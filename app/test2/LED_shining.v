==> flow/design.v <==
module LED (clk_in,led);
	input clk_in;
	output [2:0] led;
	reg [23:0] smt=0;
	reg [2:0] cnt=0;
    always@(posedge clk_in)
		begin
		smt=smt+1;
		if(smt==12000000)
			begin
				smt=0;
				cnt = cnt + 1;
			end
		end
	assign led = cnt;
endmodule
Reports on LED
The steps from the RTL of LED to its reports follow in flow order.
Line numbers count from 1 in the design file above.
Operators: Yosys type, input widths -> output width; for muxes data width and select width s.
Cell names lack the library's common part.
{ "inputs": {"top": "LED", "clock_port": "clk_in", "lib": "sky130hd", "lib_corner": "tt_025C_1v80"} }

Word level
Yosys after proc, flatten, opt, wreduce and memory -nomap, before mapping. Enables and synchronous resets that opt folds into registers are not counted as muxes. Memory bits, and registers merged into a memory's read port (data or address), are not among the register bits. Print and check cells are not counted. Equal cells are merged and count once.
{ "word_totals": {"ff_bits": 27, "inputBits": 1, "out_inout_bits": 3, "word_cells": 5} }
{ "op_classes": {"add_sub_neg": 2, "equal": 1} }
{ "op_table": {"columns": ["op", "n"], "rows": [
  ["$add 24x1->24 const B", 1],
  ["$eq 24x24->1 const B", 1],
  ["$add 3x1->3 const B", 1]
]} }

Logic depth
Yosys ltp: most cells in a row. Word level: on the elaborated netlist, between registers, memories and ports. Mapped: between sequential cells and ports; inverters and the memories' decode and read muxes count.
{ "logic_depth": {"depth_word": 2, "ABC_AREA": 0, "ltp_mapped": 8, "ltp_nobuf": 7} }

Synthesis result
Source: synth_stat.txt of the flow (Yosys; design flattened, memories mapped). It holds for the ABC_AREA given above (unset counts as 0); a run with the other value may have another netlist.
The area totals of this step are shown rounded.
{ "types": {"columns": ["cell_type", "n", "area_total_um2"], "rows": [
  ["dfxtp_1", 24, 480.461],
  ["xnor2_1", 12, 105.101],
  ["edfxtp_1", 3, 90.086],
  ["xor2_1", 8, 70.067],
  ["nand3_1", 13, 65.062],
  ["nor2_1", 17, 63.811],
  ["nand2_1", 10, 37.536],
  ["nand4_1", 6, 37.536],
  ["nor4_1", 6, 37.536],
  ["and4_1", 4, 35.034],
  ["o2111ai_2", 2, 30.029],
  ["o32ai_4", 1, 27.526],
  ["buf_2", 5, 25.024],
  ["ha_1", 2, 25.024],
  ["nand4_2", 2, 25.024],
  ["a21boi_0", 3, 22.522],
  ["or3_4", 2, 22.522],
  ["nor4_4", 1, 21.27]
]} }
Other cell types: 26; their cells: 41.
{ "mapped": {"mapped_cells": 162, "yosys_area_mm2": 0.00149, "seq_area_mm2": 0.000571, "ff_cells": 27, "n_buf": 8} }

Worst setup path after synthesis
Source: OpenSTA report_checks on the synthesized netlist (no wires, ideal clock, input and output delay 20% of the period each), path of least setup slack; recovery checks are left aside. Register names are those of the netlist, which keeps one name where synthesis merged equal registers.
{ "synth_path": {"path_type": "register to register", "from": "register smt[0]", "to": "register cnt[0]", "period_ns": 3.24, "setup_time_ns": 0.371, "launch_ns": 0.000, "arrival_ns": 2.204, "t_required_ns": 2.869, "slack_ns": 0.665, "path_delay_ns": 2.575, "stages": 8, "n_path_buf": 1, "synth_period_reached_ns": 2.575} }
"path_delay_ns" = arrival - input delay + setup time.
"stages": output pins that drive a net of the path, with the launching flip-flop's if there is one; two outputs of one cell count as two.
"synth_period_reached_ns" is the clock period less the worst setup slack; recovery checks do not enter. This is arithmetic on one report: input and output delays are still those of the set period (20% each).
The rows between start and end are the longest chain of elaborated cells between them; the timing report does not say that the signal goes this way. Where chains are equally long, one stands for them.
A line is the first line of the expression or statement that the cell stems from. Yosys adds cells for indexed reads and writes and turns some case tables into memories.
{ "synth_via": {"cell_sequence": "dfxtp_1 -> ha_1 -> buf_2 -> nand3_1 -> or3_4 -> nor4_1 -> o221ai_2 -> nor4_1", "elab_chain_cells": 2, "cone_cells": 2, "cone_lines": 2, "cone_classes": "1 x add/sub; 1 x eq/ne"} }
{ "synth_rtl": {"columns": ["item", "line", "rtl"], "rows": [
  ["start: declaration", 4, "reg [23:0] smt=0;"],
  ["start: assignment", 8, "smt=smt+1;"],
  ["start: assignment", 11, "smt=0;"],
  ["$add 24x1->24", 8, null],
  ["$eq 24x24->1", 9, "if(smt==12000000)"],
  ["end: assignment", 12, "cnt = cnt + 1;"],
  ["end: declaration", 5, "reg [2:0] cnt=0;"]
]} }

Path in the finished layout
From the final timing report of flow run 1: the path of least setup slack in the routed layout; clock arrival at registers is part of the times.
{ "layout_path": {"path_type": "register to register", "from": "register smt[0]", "to": "register smt[11]", "period_ns": 2.75, "setup_time_ns": 0.10, "launch_ns": 0.27, "arrival_ns": 2.49, "t_required_ns": 2.92, "slack_ns": 0.43, "stages": 8, "n_path_buf": 1} }
The rows between start and end are the longest chain of elaborated cells between them; the timing report does not say that the signal goes this way. Where chains are equally long, one stands for them.
{ "layout_via": {"cell_sequence": "dfxtp_4 -> nand4_4 -> or4_4 -> nor3_4 -> o2111ai_4 -> nor4_4 -> buf_6 -> nor2_1", "elab_chain_cells": 2, "cone_cells": 2, "cone_lines": 2, "cone_classes": "1 x add/sub; 1 x eq/ne"} }
{ "layout_rtl": {"columns": ["item", "line", "rtl"], "rows": [
  ["start: declaration", 4, "reg [23:0] smt=0;"],
  ["start: assignment", 8, "smt=smt+1;"],
  ["start: assignment", 11, "smt=0;"],
  ["$add 24x1->24", 8, null],
  ["$eq 24x24->1", 9, "if(smt==12000000)"],
  ["end: assignment", 8, null],
  ["end: assignment", 11, null],
  ["end: declaration", 4, null]
]} }

Memo
Re: implementation data of LED

LED through Yosys and OpenROAD on sky130hd: 2 stored runs, unordered, with their settings and measured results. The constraints put input and output delay at 20% of the set period each and load the outputs with 0.01 pF.
"power_total_w" is the tool's figure for a default switching activity; nothing was simulated.
Results are given in rounded form.
[
  {
    "run": "flow run 1",
    "settings": { "period_ns": 2.75, "SETUP_SLACK_MARGIN": 0.74, "CAP_MARGIN": 20, "CORE_MARGIN": 2, "CORE_UTILIZATION": 40, "SLEW_MARGIN": 20 },
    "results": { "power_total_w": 0.000623, "final_stdcell_area_mm2": 0.00211, "tns_setup_ns": 0.000, "setup_ws_ns": 0.432, "layout_utilization_pct": 58.2, "synthArea_mm2": 0.00149, "total_die_area_mm2": 0.00424 }
  },
  {
    "run": "flow run 2",
    "settings": { "period_ns": 2.22, "CORE_UTILIZATION": 57, "SETUP_SLACK_MARGIN": 0.16, "PLACE_DENSITY_LB_ADDON": 0.02, "HOLD_SLACK_MARGIN": 0.23, "CORE_ASPECT_RATIO": 0.98, "CORE_MARGIN": 8, "CELL_PAD_IN_SITES_GLOBAL_PLACEMENT": 3, "CELL_PAD_IN_SITES_DETAIL_PLACEMENT": 0, "CTS_CLUSTER_DIAMETER": 99, "SLEW_MARGIN": 25, "CAP_MARGIN": 20 },
    "outcome": "incomplete, placement halted on FLW-0024"
  }
]
